==> flow/design.v <==
module ControlUnit (
	input [4:0] status,  
	input [4:0] R,
	input [3:0] ubInputData,
	input [3:0] ubCredential,
	input clk,
	output [3:0] iA,
	output [3:0] iB,
	output [3:0] Op,
	output LEDstatus,
	output [3:0]ubCounter
);
reg [2:0]pc = 3'd0;
reg temp_LEDstatus = 4'd0;
reg [3:0]temp_ubCounter = 4'd0;
reg [3:0] temp_iA = 4'd0;
reg [3:0] temp_iB = 4'd0;
reg [3:0] temp_Op = 4'd0;
always @(posedge clk)
begin
	case (pc)
		   0:		 
				begin
					temp_iA = ubInputData;
					temp_iB = ubCredential;
					temp_Op = 4'd0;
					pc = 3'd1;
				end
			1:		 
				begin
					if((status[2] == 1  & status[1] == 0) | status[3] == 1)  
						pc = 3'd2;
					else 
						pc = 3'd3;
				end
			2:		 
				begin
					temp_iA = ubCounter;
					temp_iB = 4'd1;
					temp_Op = 4'd13;
					pc = 3'd6;
				end	
			3:		 
				begin
					if(status[4] == 1)
						pc = 3'd4;
					else 
						pc = 3'd5;
				end
			4:		 
				begin
					temp_LEDstatus = 1;
					pc = 3'd0;
				end	
			5:		 
				begin
					temp_iA = ubCounter;
					temp_iB = 4'd1;
					temp_Op = 4'd0;
					pc = 3'd6;
				end
			6: 	 
				begin
					temp_ubCounter = R[3:0];
					pc = 3'd0;
				end			
	endcase
end
assign iA = temp_iA;
assign iB = temp_iB;
assign Op = temp_Op;
assign LEDstatus = temp_LEDstatus; 
assign ubCounter = temp_ubCounter;
endmodule
module Practica2(
	input [3:0] iA,
	input [3:0] iB,
	input [3:0] Op,
	output [4:0] Status,
	output [4:0] R
);
reg [4:0] temp = 5'd0;
always @(*)
begin
	temp = 0;
	case (Op)
			0: 	temp = iA - iB;					 
			1: 	temp = iA & iB;					 
			2:		temp = iA | iB;					 
			3: 	temp = ~iA;							 
			4: 	temp = iA ^ iB;					 
			5: 	temp = ~iA;							 
			6: 	temp = ~iA  + 4'b0001;			 
			7: 	begin
						temp[3:1] = iA[2:0];			 
						temp[0] = 0;
					end
			8: 	begin
						temp[3] = iA[3];				 
						temp[2:0] = iA[3:1];
					end
			9: 	begin
						temp[3:1] = iA[2:0];			 
						temp[0] = 0;
					end
			10:	begin
						temp[3] = 0;					 
						temp[2:0] = iA[3:1];
					end
			11:	begin
						temp[0] = iA[3];				 
						temp[3:1] = iA[2:0];
					end
			12:	begin
						temp[3] = iA[0];				 
						temp[2:0] = iA[3:1];
					end
			13:	temp = iA + iB;					 
	endcase
end
assign Status[4] = temp == 0;
assign Status[3] = temp[3];
assign Status[2] = temp[4];
assign Status[1] = (temp[3:0] > 4'd7);
assign Status[0] = ~^temp[3:0];
assign R = temp[3:0];
endmodule
module top (
	input [3:0] ubInputData,
	input [3:0] ubCredential,
	input clk,
	output LEDstatus,
	output [3:0]ubCounter
);
wire [3:0]wIA;
wire [3:0]wIB;
wire [4:0]wR;
wire [4:0]wStatus;
wire [3:0]wOp;
ControlUnit uc(
	 .status(wStatus),  
	 .R(wR),
	 .ubInputData(ubInputData),
	 .ubCredential(ubCredential),
	 .clk(clk),
	 .iA(wIA),
	 .iB(wIB),
	 .Op(wOp), 
	 .LEDstatus(LEDstatus),
	 .ubCounter(ubCounter)
);
Practica2 alu(
	.iA(wIA),
	.iB(wIB),
	.Op(wOp),
	.Status(wStatus),
	.R(wR)
);
endmodule
### Tool chain data of top

Tool output for the design above, in the order of the flow.
Line numbers count from 1 in the design file above.
A cell with n/a has no value.

* top module: top
* clock input: clk
* standard-cell library: sky130hd
* library corner: tt_025C_1v80

### Elaborated design

Counts by Yosys on the flattened word-level netlist (proc, flatten, opt, wreduce; memories kept). Register bits leave out memories and registers merged into their read ports (data or address). Print and check cells are left out. Cells with the same type and inputs are merged into one.

* mux-type cells: 10
* div/mod/pow operators: 0
* shift-type cells: 0
* equal/unequal tests: 19
* $lt $le $gt $ge: 1
* bitwise operators: 7
* add/sub/neg operators: 3
* $mul: 0
* reductions and logical operators: 12

Operators with widths (number)
* == test 4 bit with constant B: 6
* case mux 4 bit (select 2 bit): 3
* case mux 2 bit (select 9 bit): 1
* == test 4 x 3 -> 1 bit with constant B: 4
* case mux 3 bit (select 5 bit): 1
* case mux 1 bit (select 10 bit): 1
* == test 3 bit with constant B: 3
* case mux 1 bit (select 9 bit): 1
* OR reduction 2 bit: 4
* == test 4 x 2 -> 1 bit with constant B: 2
* case mux 1 bit (select 7 bit): 1
* == test 3 x 2 -> 1 bit with constant B: 2
* OR reduction 3 bit: 2
* adder 4 x 4 -> 5 bit: 1
* subtractor 4 x 4 -> 5 bit: 1
* NOT 4 -> 5 bit: 1
* adder 5 x 1 -> 5 bit with constant B: 1
* logical NOT 5 bit: 1
* nonzero test 5 bit: 1
* nonzero test 2 bit: 2
* == test 4 x 1 -> 1 bit with constant B: 1
* > comparator 4 x 3 -> 1 bit with constant B: 1
* bitwise AND 4 bit: 1
* OR 4 bit: 1
* XOR 4 bit: 1
* logical NOT 4 bit: 1
* == test 3 x 1 -> 1 bit with constant B: 1
* logical NOT 3 bit: 1

Not listed: further kinds 4, cells in them 5.

* clocked read ports x word width: 0
* bits in writable memories: 0
* elaborated cells: 58
* bits in registers: 20
* output and inout port bits: 5
* latch bits: 0
* input bits: 9
* memories kept: 0
* memory bits (read-only): 0

### Depth

Longest topological path by Yosys (ltp), each cell counted once; first at word level (registers and memories cut), then after technology mapping (sequential cells cut; the memories' decode and read muxes count).

* depth in word-level cells: 9
* ABC_AREA: 0
* depth in mapped cells: 9
* gate-level depth less buffers: 9

### Synthesis result

Source: synth_stat.txt of the flow (Yosys; design flattened, memories mapped). It holds for the ABC_AREA given above (unset counts as 0); a run with the other value may have another netlist.
The area totals of this step are shown rounded.

* sequential part of the area: 510 um2
* flip-flops: 17
* buffer cells: 3
* cell count: 86
* synthesis area: 1050 um2

Cell types
* sky130_fd_sc_hd__edfxtp_1: number 17, total area 510.49 um2
* sky130_fd_sc_hd__ha_1: number 8, total area 100.096 um2
* sky130_fd_sc_hd__mux2_2: number 5, total area 56.304 um2
* sky130_fd_sc_hd__fa_1: number 2, total area 40.038 um2
* sky130_fd_sc_hd__inv_1: number 9, total area 33.782 um2
* sky130_fd_sc_hd__nand2b_1: number 5, total area 31.28 um2
* sky130_fd_sc_hd__and2_1: number 4, total area 25.024 um2
* sky130_fd_sc_hd__a2111o_1: number 2, total area 22.522 um2
* sky130_fd_sc_hd__mux2i_1: number 2, total area 20.019 um2
* sky130_fd_sc_hd__xnor2_1: number 2, total area 17.517 um2
* sky130_fd_sc_hd__a311oi_2: number 1, total area 15.014 um2
* sky130_fd_sc_hd__nand3_1: number 3, total area 15.014 um2
* sky130_fd_sc_hd__nor3b_1: number 2, total area 15.014 um2
* sky130_fd_sc_hd__o21ai_0: number 3, total area 15.014 um2
* sky130_fd_sc_hd__buf_6: number 1, total area 11.261 um2
* sky130_fd_sc_hd__nand2_1: number 3, total area 11.261 um2
* sky130_fd_sc_hd__a311o_1: number 1, total area 10.01 um2
* sky130_fd_sc_hd__and2b_2: number 1, total area 8.758 um2

Other cell types: 13; their cells: 15.
By module: a second synthesis without flattening, with its own total; a netlist apart from the flattened one above.

* cell total of the unflattened synthesis: 189
* area total of the unflattened synthesis: 1870 um2

Each row is one instance without its submodules.

By module
* Practica2: times used 1, cells 137, sequential area 0.0 um2, area 1100 um2
* ControlUnit: times used 1, cells 52, sequential area 510 um2, area 778 um2
* top: times used 1, cells 0, sequential area 0.0 um2, area 0.0 um2

### Timing after synthesis

Source: OpenSTA report_checks on the synthesized netlist (no wires, ideal clock, input and output delay 20% of the period each), path of least setup slack; recovery checks are left aside. Register names are those of the netlist, which keeps one name where synthesis merged equal registers.

* path type: flip-flop to flip-flop
* from: register uc.temp_iA[0]
* to: register uc.pc[0]
* arrival: 1917 ps
* path buffers: 0
* period: 2620 ps
* library setup time: 259 ps
* required time: 2361 ps
* slack: 444 ps
* path delay: 2176 ps
* stages: 10
* launch time at the first pin: 0 ps
* synthesis period reached: 2176 ps

"path delay" is the arrival time less input delay plus setup time.
"stages": output pins that drive a net of the path, with the launching flip-flop's if there is one; two outputs of one cell count as two.
"synthesis period reached" is the clock period less the worst setup slack; recovery checks do not enter. This is arithmetic on one report: input and output delays are still those of the set period (20% each).
The rows between start and end are the longest chain of elaborated cells between them; the timing report does not say that the signal goes this way. Where chains are equally long, one stands for them.
Each line given opens the expression or statement behind the cell; cells for indexed reads and writes are added by Yosys, which also makes memories of some case tables.
A register here has more assigning lines than the two given.

* cells stage by stage: sky130_fd_sc_hd__edfxtp_1 sky130_fd_sc_hd__inv_1 sky130_fd_sc_hd__ha_1 sky130_fd_sc_hd__inv_1 sky130_fd_sc_hd__fa_1 sky130_fd_sc_hd__a2111o_1 sky130_fd_sc_hd__nand3_1 sky130_fd_sc_hd__and3b_1 sky130_fd_sc_hd__nor3b_1 sky130_fd_sc_hd__o2bb2ai_1
* cells in the longest elaborated chain: 9
* elaborated cells on any way between the ends: 19
* those cells by class: add/sub (3); compare (1); mux (7); logic (7); reduce/logical (1)

RTL lines, path post-synthesis
* from (decl): line 16 `reg [3:0] temp_iA = 4'd0;`
* from (assign): line 24 `temp_iA = ubInputData;`
* from (assign): line 38 `temp_iA = ubCounter;`
* NOT 4 -> 5 bit: line 93 `6: temp = ~iA + 4'b0001;`
* adder 5 x 1 -> 5 bit: line 93
* case mux 1 bit (select 9 bit): line 86 `case (Op)`
* > comparator 4 x 3 -> 1 bit: line 124 `assign Status[1] = (temp[3:0] > 4'd7);`
* NOT 1 bit: line 31 `if((status[2] == 1 & status[1] == 0) | status[3] == 1)`
* bitwise AND 1 bit: line 31
* OR 1 bit: line 31
* two-way mux 1 bit: line 31
* case mux 3 bit (select 5 bit): line 21 `case (pc)`
* to (assign): line 27 `pc = 3'd1;`
* to (assign): line 32 `pc = 3'd2;`
* to (decl): line 13 `reg [2:0]pc = 3'd0;`

### Path in the finished layout

From the final timing report of job 1: the path of least setup slack in the routed layout; clock arrival at registers is part of the times.
The path's times are printed in steps of 10 ps; the period is the one set.

* path type: flip-flop to flip-flop
* from: register uc.temp_iA[0]
* to: register uc.pc[0]
* required time: 1680 ps
* arrival: 2180 ps
* period: 1680 ps
* slack: -500 ps
* library setup time: 240 ps
* path buffers: 0
* launch time at the first pin: 240 ps
* stages: 10

The rows between start and end are the longest chain of elaborated cells between them; the timing report does not say that the signal goes this way. Where chains are equally long, one stands for them.
A register here has more assigning lines than the two given.

* cells stage by stage: sky130_fd_sc_hd__edfxtp_1 sky130_fd_sc_hd__inv_1 sky130_fd_sc_hd__ha_2 sky130_fd_sc_hd__inv_2 sky130_fd_sc_hd__fa_2 sky130_fd_sc_hd__a2111o_1 sky130_fd_sc_hd__nand3_1 sky130_fd_sc_hd__and3b_2 sky130_fd_sc_hd__nor3b_2 sky130_fd_sc_hd__o2bb2ai_1
* cells in the longest elaborated chain: 9
* elaborated cells on any way between the ends: 19
* those cells by class: add/sub (3); compare (1); mux (7); logic (7); reduce/logical (1)

RTL lines, path post-layout
* from (decl): line 16 `reg [3:0] temp_iA = 4'd0;`
* from (assign): line 24 `temp_iA = ubInputData;`
* from (assign): line 38 `temp_iA = ubCounter;`
* NOT 4 -> 5 bit: line 93 `6: temp = ~iA + 4'b0001;`
* adder 5 x 1 -> 5 bit: line 93
* case mux 1 bit (select 9 bit): line 86 `case (Op)`
* > comparator 4 x 3 -> 1 bit: line 124 `assign Status[1] = (temp[3:0] > 4'd7);`
* NOT 1 bit: line 31 `if((status[2] == 1 & status[1] == 0) | status[3] == 1)`
* bitwise AND 1 bit: line 31
* OR 1 bit: line 31
* two-way mux 1 bit: line 31
* case mux 3 bit (select 5 bit): line 21 `case (pc)`
* to (assign): line 27 `pc = 3'd1;`
* to (assign): line 32 `pc = 3'd2;`
* to (decl): line 13 `reg [2:0]pc = 3'd0;`

Subject: flow runs of top

Hi,

Design top on sky130hd. What follows are 2 stored runs of the flow, each under its own settings; their order means nothing. The constraints put input and output delay at 20% of the set period each and load the outputs with 0.01 pF.
"period achieved" means the clock period less the worst setup slack. The figure is calculated, with input and output delays left at 20% of the set period.
"allowed time less slack (worst setup path)" = time allowed to the worst setup path (clock period - input delay - output delay, where it has them) - its slack; a late launch clock adds to it, a late capture clock takes from it.
"allowed time less slack (worst setup path)" is given in steps of 10 ps.
Results are given in rounded form.

### Job 1

Settings: `period_ns=1.68`, `CORE_UTILIZATION=20`, `SETUP_SLACK_MARGIN=-0.01`, `PLACE_DENSITY_LB_ADDON=0.22`, `CORE_MARGIN=9`, `CELL_PAD_IN_SITES_DETAIL_PLACEMENT=0`, `GPL_TIMING_DRIVEN=0`, `CTS_CLUSTER_DIAMETER=274`, `SLEW_MARGIN=0`, `MIN_ROUTING_LAYER=met1`, `CAP_MARGIN=20`

- Setup slack of the worst path: -497 ps
- Die size: 8180 um2
- Standard-cell area after routing: 1410 um2
- Period achieved: 2177 ps
- Allowed time less slack (worst setup path): 2180 ps
- Worst setup path kind: flip-flop to flip-flop
- Mapped cell area after synthesis: 1050 um2
- Post-route worst hold slack: 587 ps

### Job 2

Settings: `period_ns=4.19`, `CORE_UTILIZATION=33`, `HOLD_SLACK_MARGIN=0.16`, `CELL_PAD_IN_SITES_GLOBAL_PLACEMENT=1`, `CELL_PAD_IN_SITES_DETAIL_PLACEMENT=0`, `CTS_CLUSTER_DIAMETER=294`, `CAP_MARGIN=10`, `SLEW_MARGIN=0`, `CORE_MARGIN=2`

- Setup slack of the worst path: 1900 ps
- Die size: 3650 um2
- Standard-cell area after routing: 1250 um2
- Period achieved: 2293 ps
- Allowed time less slack (worst setup path): 2290 ps
- Worst setup path kind: flip-flop to flip-flop
- Mapped cell area after synthesis: 1050 um2
- Post-route worst hold slack: 603 ps

Regards
